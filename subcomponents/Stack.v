==> flow/design.v <==
module SRAM(
    input clk,
    input Reset,
    input [7:0] Address,
    input SRAMRead,
    input SRAMWrite,
    input [7:0] Datain,
    output reg [7:0] Dataout
);
    reg [7:0] datamem [0:255];
    always @(posedge clk or posedge Reset) begin
        if (Reset) begin
            Dataout <= 8'b0;
        end
        else if (SRAMRead) begin
            Dataout <= datamem[Address];
        end
        else if (SRAMWrite) begin
            datamem[Address] <= Datain;
        end
    end
endmodule
module Stack(
    input clk,
    input Reset,
    input StackRead,
    input StackWrite,
    input [7:0] Datain,
    output [7:0] Dataout
);
    wire [7:0] sram_out;
    reg [7:0] sp;   
    SRAM sram_instance(
        .clk(clk),
        .Reset(Reset),
        .Address(sp),
        .SRAMRead(StackRead),
        .SRAMWrite(StackWrite),
        .Datain(Datain),
        .Dataout(sram_out)
    );
    assign Dataout = sram_out;
    always @(posedge clk or posedge Reset) begin
        if (Reset) begin
            sp <= 8'hFF;   
        end
        else if (StackWrite) begin
            sp <= sp - 1;   
        end
        else if (StackRead) begin
            sp <= sp + 1;   
        end
    end
endmodule
* From RTL to reports: Stack
The steps from the RTL of Stack to its reports follow in flow order. Lines are those of the file above, counted from 1. Operators: Yosys type, input widths -> output width; for muxes data width and select width s. The mark n/a stands for no value.
Set-up: top Stack, clock port clk, cell library sky130hd, library corner tt_025C_1v80

* Word level
Source: Yosys, flattened and elaborated. Widths are those after wreduce. Registers that Yosys merges into a memory's read port (data or address) are not register bits. Print and check cells do not count. Equal cells are merged and count once.
Operators by class: bitwise gates (word level) 2, equal/unequal tests 255, reductions and logical operators 258, muxes and demuxes 3, add/sub/neg operators 2
Operators with widths (count):
- $pmux 8 s256 | 1
- $reduce_and 4->1 | 256
- $eq 8x8->1 const B | 128
- $eq 8x7->1 const B | 64
- $eq 8x6->1 const B | 32
- $eq 8x5->1 const B | 16
- $eq 8x4->1 const B | 8
- $eq 8x3->1 const B | 4
- $eq 8x2->1 const B | 2
- $mux 8 | 2
- $add 8x1->8 const B | 1
- $sub 8x1->8 const B | 1
- $eq 8x1->1 const B | 1
- $logic_not 8->1 | 1
- $not 1->1 | 2
- $reduce_bool 2->1 | 1
Word-level totals: input bits 12, bits in registers 2064, elaborated cells 778, output and inout bits 8

* Logic depth
Longest topological path by Yosys (ltp), each cell counted once; first at word level (registers and memories cut), then after technology mapping (sequential cells cut; the memories' decode and read muxes count).
Logic depth: depth after elaboration 3, ABC_AREA 0, mapped depth 14, mapped depth without buffers 10

* After synthesis
The flow's flattened synthesis, as Yosys stat reports it; memories are mapped. The netlist is that of the ABC_AREA named above (0 if unset); the other value can give another one.
Cells by type:
- sky130_fd_sc_hd__edfxtp_1 | count 2048, area in all 6.15E+04 sq um
- sky130_fd_sc_hd__a22oi_1 | count 468, area in all 3513.37 sq um
- sky130_fd_sc_hd__a32oi_1 | count 165, area in all 1.45E+03 sq um
- sky130_fd_sc_hd__nor2_1 | count 346, area in all 1.3E+03 sq um
- sky130_fd_sc_hd__a22o_1 | count 117, area in all 1.02E+03 sq um
- sky130_fd_sc_hd__o22ai_1 | count 151, area in all 944.656 sq um
- sky130_fd_sc_hd__nand3_1 | count 173, area in all 865.83 sq um
- sky130_fd_sc_hd__clkbuf_1 | count 190, area in all 713.184 sq um
- sky130_fd_sc_hd__nand4_1 | count 94, area in all 588.064 sq um
- sky130_fd_sc_hd__a21oi_1 | count 112, area in all 560.538 sq um
- sky130_fd_sc_hd__a222oi_1 | count 54, area in all 540.518 sq um
- sky130_fd_sc_hd__nor3_1 | count 107, area in all 535.514 sq um
- sky130_fd_sc_hd__a221oi_1 | count 56, area in all 490.47 sq um
- sky130_fd_sc_hd__buf_2 | count 88, area in all 440.422 sq um
- sky130_fd_sc_hd__nor4_1 | count 70, area in all 437.92 sq um
- sky130_fd_sc_hd__buf_1 | count 91, area in all 341.578 sq um
- sky130_fd_sc_hd__nand2_1 | count 87, area in all 326.563 sq um
- sky130_fd_sc_hd__and3_1 | count 49, area in all 306.544 sq um
Other cell types: 62; their cells: 371.
Synthesis totals: chip area (Yosys) 79179.7 sq um, mapped flip-flops 2064, cell count 4837, sequential part of the area 61909.4 sq um, buffers 380
The figures by module come from a second, unflattened synthesis with its own total; it is not the netlist above.
Unflattened totals: cell total of the unflattened synthesis 4730, area (unflattened synthesis) 78795.6 sq um
Each row is one instance without its submodules.
By module:
- SRAM | area 78221.3 sq um, times used 1, seq. area 61699.2 sq um, cells 4672
- Stack | area 574.3 sq um, times used 1, seq. area 210.2 sq um, cells 58

* Timing after synthesis
Path of least setup slack by OpenSTA after synthesis, without wires, with an ideal clock, recovery checks aside; 20% of the period is set as input and as output delay. Where synthesis merged equal registers, the netlist keeps one of their names.
Timing path post-synthesis: path kind register to register, from reg sp[4], to reg sram_instance.datamem[127][0], arrival time 2840 ps, library setup time 370 ps, clock period 3310 ps, path delay 3210 ps, buffers on the path 8, stages 12, data required time 2940 ps, path slack 100 ps, time at the first pin 0 ps, period reached after synthesis 3210 ps
"path delay" is the arrival time less input delay plus setup time. "stages": output pins that drive a net of the path, with the launching flip-flop's if there is one; two outputs of one cell count as two. "period reached after synthesis" = period - worst setup slack (recovery checks aside). The figure is calculated, with input and output delays left at 20% of the set period. The rows between start and end are the longest chain of elaborated cells between them; the timing report does not say that the signal goes this way. Where chains are equally long, one stands for them. A line is the first line of the expression or statement that the cell stems from. Yosys adds cells for indexed reads and writes and turns some case tables into memories. A register here has more assigning lines than the two given.
On the way, post-synthesis: path through sky130_fd_sc_hd__dfstp_2 > sky130_fd_sc_hd__buf_2 > sky130_fd_sc_hd__buf_2 > sky130_fd_sc_hd__buf_4 > sky130_fd_sc_hd__and4b_1 > sky130_fd_sc_hd__buf_2 > sky130_fd_sc_hd__clkbuf_1 > sky130_fd_sc_hd__buf_2 > sky130_fd_sc_hd__buf_1 > sky130_fd_sc_hd__nand2_1 > sky130_fd_sc_hd__clkbuf_1 > sky130_fd_sc_hd__nor2_1, cells in the longest elaborated chain 2, elaborated cells between the ends (all ways) 2, those cells by class eq/ne (1); reduce/logical (1)
Ends and longest elaborated chain, post-synthesis:
- start: declaration | RTL line 32 | reg [7:0] sp;
- start: assignment | RTL line 48 | sp <= sp - 1;
- start: assignment | RTL line 51 | sp <= sp + 1;
- $eq 8x7->1 | RTL line 19 | datamem[Address] <= Datain;
- $reduce_and 4->1
- end: assignment | RTL line 19
- end: declaration | RTL line 10 | reg [7:0] datamem [0:255];

* Timing after layout
From the final timing report of flow run A: the path of least setup slack in the routed layout; clock arrival at registers is part of the times. The path's times are printed in steps of 10 ps; the period is the one set.
Timing path post-layout: path kind register to register, from reg sp[7], to reg sram_instance.Dataout[1], stages 14, clock period 6230 ps, library setup time 130 ps, buffers on the path 6, path slack 400 ps, arrival time 6680 ps, data required time 7080 ps, time at the first pin 970 ps
The rows between start and end are the longest chain of elaborated cells between them; the timing report does not say that the signal goes this way. Where chains are equally long, one stands for them. A register here has more assigning lines than the two given.
On the way, post-layout: path through sky130_fd_sc_hd__dfstp_2 > sky130_fd_sc_hd__buf_2 > sky130_fd_sc_hd__buf_2 > sky130_fd_sc_hd__nor4b_2 > sky130_fd_sc_hd__buf_4 > sky130_fd_sc_hd__clkbuf_2 > sky130_fd_sc_hd__buf_4 > sky130_fd_sc_hd__buf_2 > sky130_fd_sc_hd__a32oi_1 > sky130_fd_sc_hd__nand4_1 > sky130_fd_sc_hd__nor4_1 > sky130_fd_sc_hd__nand4_1 > sky130_fd_sc_hd__a211oi_4 > sky130_fd_sc_hd__o2bb2ai_1, cells in the longest elaborated chain 2, elaborated cells between the ends (all ways) 257, those cells by class eq/ne (255); mux (1); reduce/logical (1)
Ends and longest elaborated chain, post-layout:
- start: declaration | RTL line 32 | reg [7:0] sp;
- start: assignment | RTL line 48 | sp <= sp - 1;
- start: assignment | RTL line 51 | sp <= sp + 1;
- $eq 8x8->1 | RTL line 16 | Dataout <= datamem[Address];
- $pmux 8 s256 | RTL line 16
- end: assignment | RTL line 13 | Dataout <= 8'b0;
- end: assignment | RTL line 16
- end: declaration | RTL line 8 | output reg [7:0] Dataout

FLOW RESULTS
============

Top module Stack; platform sky130hd; tools Yosys and OpenROAD; 2 stored runs in no particular order. Input and output delays are each 20% of the period that was set; the output load is 0.01 pF.
"time on the worst setup path" means the part of the period allowed to the worst setup path (the constraints hold back 20% at inputs and 20% at outputs) less its slack; where the path has registers, the arrival times of their clocks count too.
"power consumption" is the tool's figure for a default switching activity; nothing was simulated.
"time on the worst setup path" is given in steps of 10 ps.

[flow run A] flow files
==> flow/run.sh <==
#!/bin/bash
# the make line also repeats the synthesis and layout settings of config.mk as NAME=value (left out here)
make -C /OpenROAD-flow-scripts/flow DESIGN_CONFIG=/design/flow/config.mk WORK_HOME=/design/flow/orfs CLKGATE_MAP_FILE= finish
==> flow/config.mk <==
export PLATFORM = sky130hd
export DESIGN_NAME = Stack
export DESIGN_NICKNAME = Stack
export VERILOG_FILES = /design/flow/design.v
export SDC_FILE = /design/flow/constraint.sdc
export NUM_CORES = 4
export LEC_CHECK = 0
export CAP_MARGIN = 20
export CORE_ASPECT_RATIO = 1.03
export CORE_MARGIN = 10
export CORE_UTILIZATION = 18
export CTS_CLUSTER_SIZE = 15
export GPL_TIMING_DRIVEN = 0
export HOLD_SLACK_MARGIN = 0.0
export MIN_ROUTING_LAYER = met1
export PLACE_DENSITY_LB_ADDON = 0.02
export SETUP_SLACK_MARGIN = 0.79
export SLEW_MARGIN = 40
export TNS_END_PERCENT = 35
==> flow/constraint.sdc <==
create_clock -name core_clock -period 6.23 [get_ports {clk}]
set_input_delay 1.2460 -clock core_clock [delete_from_list [all_inputs] [get_ports {clk}]]
set_output_delay 1.2460 -clock core_clock [all_outputs]
set_load 0.01 [all_outputs]

[flow run A] result: Yosys chip area after synthesis 79179.7 sq um; time on the worst setup path 5830 ps; type of the worst setup path register to register; die area 466820.0 sq um; lowest setup slack 396 ps; std-cell area (final layout) 114740.0 sq um; smallest hold slack 487 ps; summed negative setup slack 0 ps; power consumption 48.210 mW

[flow run B] flow files
==> flow/run.sh <==
#!/bin/bash
# the make line also repeats the synthesis and layout settings of config.mk as NAME=value (left out here)
make -C /OpenROAD-flow-scripts/flow DESIGN_CONFIG=/design/flow/config.mk WORK_HOME=/design/flow/orfs CLKGATE_MAP_FILE= finish
==> flow/config.mk <==
export PLATFORM = sky130hd
export DESIGN_NAME = Stack
export DESIGN_NICKNAME = Stack
export VERILOG_FILES = /design/flow/design.v
export SDC_FILE = /design/flow/constraint.sdc
export NUM_CORES = 4
export LEC_CHECK = 0
export CAP_MARGIN = 20
export CORE_MARGIN = 2
export CORE_UTILIZATION = 18
export CTS_CLUSTER_SIZE = 49
export GPL_ROUTABILITY_DRIVEN = 0
export GPL_TIMING_DRIVEN = 0
export HOLD_SLACK_MARGIN = 0.09
export MAX_ROUTING_LAYER = met5
export PLACE_DENSITY_LB_ADDON = 0.05
export SETUP_SLACK_MARGIN = 0.67
export SLEW_MARGIN = 20
==> flow/constraint.sdc <==
create_clock -name core_clock -period 3.65 [get_ports {clk}]
set_input_delay 0.7300 -clock core_clock [delete_from_list [all_inputs] [get_ports {clk}]]
set_output_delay 0.7300 -clock core_clock [all_outputs]
set_load 0.01 [all_outputs]

[flow run B] result: Yosys chip area after synthesis 79179.7 sq um; time on the worst setup path 5300 ps; type of the worst setup path register to register; die area 445209.0 sq um; lowest setup slack -1651 ps; std-cell area (final layout) 117010.0 sq um; smallest hold slack 156 ps; summed negative setup slack -255784 ps; power consumption 83.891 mW
