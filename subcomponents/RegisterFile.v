==> flow/design.v <==
module eightbitRegwithLoad(
    input clk,
    input Reset,
    input load,
    input [7:0] Datain,
    output reg [7:0] Dataout
);
    always @(posedge clk or posedge Reset) begin
        if (Reset)
            Dataout <= 8'b0;
        else if (load)
            Dataout <= Datain;
    end
endmodule
module Decoder4to16_withE(
    input [3:0] in,
    input enable,
    output [15:0] out
);
    assign out = (enable) ? (16'b1 << in) : 16'b0;
endmodule
module MUX16to1_8bit(
    input [127:0] in,
    input [3:0] sel,
    output [7:0] out
);
    assign out = in[sel*8 +: 8];   
endmodule
module RegisterFile(
    input clk,
    input Reset,
    input RegFileRead,
    input RegFileWrite,
    input [7:0] Datain,
    input [3:0] Source1,
    input [3:0] Source2,
    input [3:0] Destin,
    output [7:0] Dataout1,
    output [7:0] Dataout2
);
    wire [15:0] write_enable;
    wire [127:0] reg_out_flat;  
    Decoder4to16_withE decoder(
        .in(Destin),
        .enable(RegFileWrite),
        .out(write_enable)
    );
    genvar i;
    generate
        for (i = 0; i < 16; i = i + 1) begin : reg_inst
            eightbitRegwithLoad reg_instance (
                .clk(clk),
                .Reset(Reset),
                .load(write_enable[i]),
                .Datain(Datain),
                .Dataout(reg_out_flat[i*8 +: 8])   
            );
        end
    endgenerate
    MUX16to1_8bit mux1(
        .in(reg_out_flat),
        .sel(Source1),
        .out(Dataout1)
    );
    MUX16to1_8bit mux2(
        .in(reg_out_flat),
        .sel(Source2),
        .out(Dataout2)
    );
endmodule
[Reports on RegisterFile]
What the tools print for RegisterFile, step after step.
Line numbers count from 1 in the design file above.
Operators carry their Yosys type and port widths (W data, S select, Z words).
Cell names lack the library's common part.
The mark -- stands for no value.
Set-up
  top: RegisterFile
  clock: clk
  cell library: sky130hd
  library corner: tt_025C_1v80

[Word-level counts]
Source: Yosys, flattened and elaborated, memories not mapped. Widths are those after wreduce; folded enables and synchronous resets count as part of the registers. Registers that Yosys merges into a memory's read port (data or address) are not register bits. Print and check cells do not count. Equal cells are merged and count once.
Bit counts
  register bits: 128
  input bits: 24
  output and inout bits: 16
  cells after elaboration: 20
Operators by class
  shifts and indexed selects: 3
  muxes and demuxes: 1
Operators with widths (number)
  $shiftx A128 B8 Y8: 2
  $shl A1 B4 Y16 const A: 1
  $mux W16: 1

[Depth]
Longest topological path by Yosys (ltp), each cell counted once; first at word level (registers and memories cut), then after technology mapping (sequential cells cut; the memories' decode and read muxes count).
Logic depth
  depth after elaboration: 2
  ABC_AREA: 0
  depth in mapped cells: 5
  depth with buffers taken out: 3

[Mapped cells and area]
Yosys stat after the flow's synthesis: flattened, memories mapped to cells. It holds for the ABC_AREA given above (unset counts as 0); a run with the other value may have another netlist.
Synthesis totals
  standard cells after synthesis: 434
  chip area (Yosys): 6925.4 sq um
  sequential area: 3203.1 sq um
  flip-flop cells: 128
  buffer cells: 33
Cell types
  dfrtp_1: number 128, total area 3.2E+03 sq um
  mux2_2: number 128, total area 1.44E+03 sq um
  mux4_2: number 34, total area 765.734 sq um
  mux4_1: number 28, total area 735.706 sq um
  a22oi_1: number 32, total area 240.23 sq um
  buf_6: number 6, total area 67.565 sq um
  nand2_1: number 18, total area 67.565 sq um
  clkdlybuf4s25_2: number 6, total area 60.058 sq um
  nor2_2: number 9, total area 56.304 sq um
  buf_2: number 10, total area 50.048 sq um
  mux4_4: number 2, total area 50.048 sq um
  nand2b_1: number 6, total area 37.536 sq um
  clkbuf_1: number 8, total area 30.029 sq um
  nand3b_1: number 3, total area 22.522 sq um
  and2b_1: number 2, total area 15.014 sq um
  buf_4: number 2, total area 15.014 sq um
  and2_1: number 2, total area 12.512 sq um
  nor2b_1: number 2, total area 12.512 sq um
Other cell types: 6; their cells: 8.
By module: a second synthesis without flattening, with its own total; a netlist apart from the flattened one above.
Unflattened totals
  cell total of the unflattened synthesis: 451
  area (unflattened synthesis): 7552.2 sq um
Rows give one instance, submodules left out.
By module
  eightbitRegwithLoad: instances 16, cells 18, area 335.3 sq um, seq. area 200.2 sq um
  MUX16to1_8bit: instances 2, cells 70, area 1033.5 sq um, seq. area 0.0 sq um
  Decoder4to16_withE: instances 1, cells 23, area 120.1 sq um, seq. area 0.0 sq um
  RegisterFile: instances 1, cells 0, area 0.0 sq um, seq. area 0.0 sq um

[Path before layout]
Path of least setup slack by OpenSTA after synthesis, without wires, with an ideal clock, recovery checks aside; 20% of the period is set as input and as output delay. Where synthesis merged equal registers, the netlist keeps one of their names.
Timing after synthesis
  path type: input port to output port
  start point: input port Source1[0]
  end point: output port Dataout1[6]
  clock period: 2.13 ns
  input delay: 0.426 ns
  external output delay: 0.426 ns
  time at the first pin: 0.426 ns
  data arrival time: 1.503 ns
  data required time: 1.704 ns
  slack: 0.201 ns
  path delay: 1.077 ns
  stages on the path: 5
  buffers on the path: 2
  period reached after synthesis: 1.929 ns
"path delay" is the arrival time less input delay plus setup time.
At an output port there is no setup time.
"stages on the path": output pins that drive a net of the path, with the launching flip-flop's if there is one; two outputs of one cell count as two.
"period reached after synthesis" is the clock period less the worst setup slack; recovery checks do not enter. This is arithmetic on one report: input and output delays are still those of the set period (20% each).
The rows between start and end are the longest chain of elaborated cells between them; the timing report does not say that the signal goes this way. Where chains are equally long, one stands for them.
A line is the first line of the expression or statement that the cell stems from. Yosys adds cells for indexed reads and writes and turns some case tables into memories.
Between the ends, after synthesis
  cell sequence: buf_6 -> buf_6 -> mux4_1 -> a22oi_1 -> nand2_1
  length of the longest elaborated chain: 1
  elaborated cells between the ends (all ways): 1
  source lines of those cells: 1
  classes of those cells: shift: 1
Ends and longest elaborated chain, after synthesis
  from (decl): RTL line 35  | input [3:0] Source1,
  $shiftx A128 B8 Y8: RTL line 27  | assign out = in[sel*8 +: 8];
  to (decl): RTL line 38  | output [7:0] Dataout1,

[Path in the finished layout]
From the final timing report of flow run 1: the path of least setup slack in the routed layout; clock arrival at registers is part of the times.
Timing after layout
  path type: input port to output port
  start point: input port Source1[0]
  end point: output port Dataout1[4]
  clock period: 2.71 ns
  input delay: 0.54 ns
  external output delay: 0.54 ns
  time at the first pin: 0.54 ns
  data arrival time: 1.94 ns
  data required time: 2.17 ns
  slack: 0.23 ns
  stages on the path: 7
  buffers on the path: 4
The rows between start and end are the longest chain of elaborated cells between them; the timing report does not say that the signal goes this way. Where chains are equally long, one stands for them.
Between the ends, after layout
  cell sequence: buf_12 -> buf_12 -> buf_6 -> mux4_1 -> a22oi_2 -> nand2_4 -> buf_6
  length of the longest elaborated chain: 1
  elaborated cells between the ends (all ways): 1
  source lines of those cells: 1
  classes of those cells: shift: 1
Ends and longest elaborated chain, after layout
  from (decl): RTL line 35  | input [3:0] Source1,
  $shiftx A128 B8 Y8: RTL line 27  | assign out = in[sel*8 +: 8];
  to (decl): RTL line 38  | output [7:0] Dataout1,

Design RegisterFile on sky130hd. What follows are 2 stored runs of the flow, each under its own settings; their order means nothing. The constraints put input and output delay at 20% of the set period each and load the outputs with 0.01 pF.
"achieved clock period" means the clock period less the worst setup slack. The figure is calculated, with input and output delays left at 20% of the set period.
"worst setup path time" is the time allowed to the run's worst setup path (the clock period less input and output delay, where it has them) less its slack. Clock arrival times count: a late capture clock shortens it, a late launch clock lengthens it.
"power" is the tool's figure for a default switching activity; nothing was simulated.

Flow run 1
==> flow/run.sh <==
#!/bin/bash
# the make line also repeats the synthesis and layout settings of config.mk as NAME=value (left out here)
make -C /OpenROAD-flow-scripts/flow DESIGN_CONFIG=/design/flow/config.mk WORK_HOME=/design/flow/orfs CLKGATE_MAP_FILE= finish
==> flow/config.mk <==
export PLATFORM = sky130hd
export DESIGN_NAME = RegisterFile
export DESIGN_NICKNAME = RegisterFile
export VERILOG_FILES = /design/flow/design.v
export SDC_FILE = /design/flow/constraint.sdc
export NUM_CORES = 4
export LEC_CHECK = 0
export CAP_MARGIN = 20
export CELL_PAD_IN_SITES_GLOBAL_PLACEMENT = 0
export CORE_MARGIN = 2
export CORE_UTILIZATION = 15
export CTS_CLUSTER_SIZE = 91
export GPL_TIMING_DRIVEN = 1
export MAX_ROUTING_LAYER = met4
export PLACE_DENSITY_LB_ADDON = 0.11
export SETUP_SLACK_MARGIN = 0.42
export SLEW_MARGIN = 20
==> flow/constraint.sdc <==
create_clock -name core_clock -period 2.71 [get_ports {clk}]
set_input_delay 0.5420 -clock core_clock [delete_from_list [all_inputs] [get_ports {clk}]]
set_output_delay 0.5420 -clock core_clock [all_outputs]
set_load 0.01 [all_outputs]

==> results of flow run 1 <==
chip area after synthesis (Yosys): 6925.4 sq um
die area: 47904.1 sq um
standard-cell area of the final layout: 9539.1 sq um
utilization: 0.21
worst setup slack after layout: 0.231 ns
total negative slack: 0.000 ns
power: 6747 uW
achieved clock period: 2.479 ns
worst setup path time: 1.39 ns
worst setup path kind: input port to output port

Flow run 2
==> flow/run.sh <==
#!/bin/bash
# the make line also repeats the synthesis and layout settings of config.mk as NAME=value (left out here)
make -C /OpenROAD-flow-scripts/flow DESIGN_CONFIG=/design/flow/config.mk WORK_HOME=/design/flow/orfs CLKGATE_MAP_FILE= finish
==> flow/config.mk <==
export PLATFORM = sky130hd
export DESIGN_NAME = RegisterFile
export DESIGN_NICKNAME = RegisterFile
export VERILOG_FILES = /design/flow/design.v
export SDC_FILE = /design/flow/constraint.sdc
export NUM_CORES = 4
export LEC_CHECK = 0
export CAP_MARGIN = 20
export CELL_PAD_IN_SITES_DETAIL_PLACEMENT = 1
export CORE_MARGIN = 2
export CORE_UTILIZATION = 22
export GPL_ROUTABILITY_DRIVEN = 0
export GPL_TIMING_DRIVEN = 0
export PLACE_DENSITY_LB_ADDON = 0.12
export SLEW_MARGIN = 20
==> flow/constraint.sdc <==
create_clock -name core_clock -period 2.26 [get_ports {clk}]
set_input_delay 0.4520 -clock core_clock [delete_from_list [all_inputs] [get_ports {clk}]]
set_output_delay 0.4520 -clock core_clock [all_outputs]
set_load 0.01 [all_outputs]

==> results of flow run 2 <==
chip area after synthesis (Yosys): 6925.4 sq um
die area: 32915.0 sq um
standard-cell area of the final layout: 8788.4 sq um
utilization: 0.285
worst setup slack after layout: -0.210 ns
total negative slack: -0.587 ns
power: 7974 uW
achieved clock period: 2.470 ns
worst setup path time: 2.02 ns
worst setup path kind: flip-flop to output port
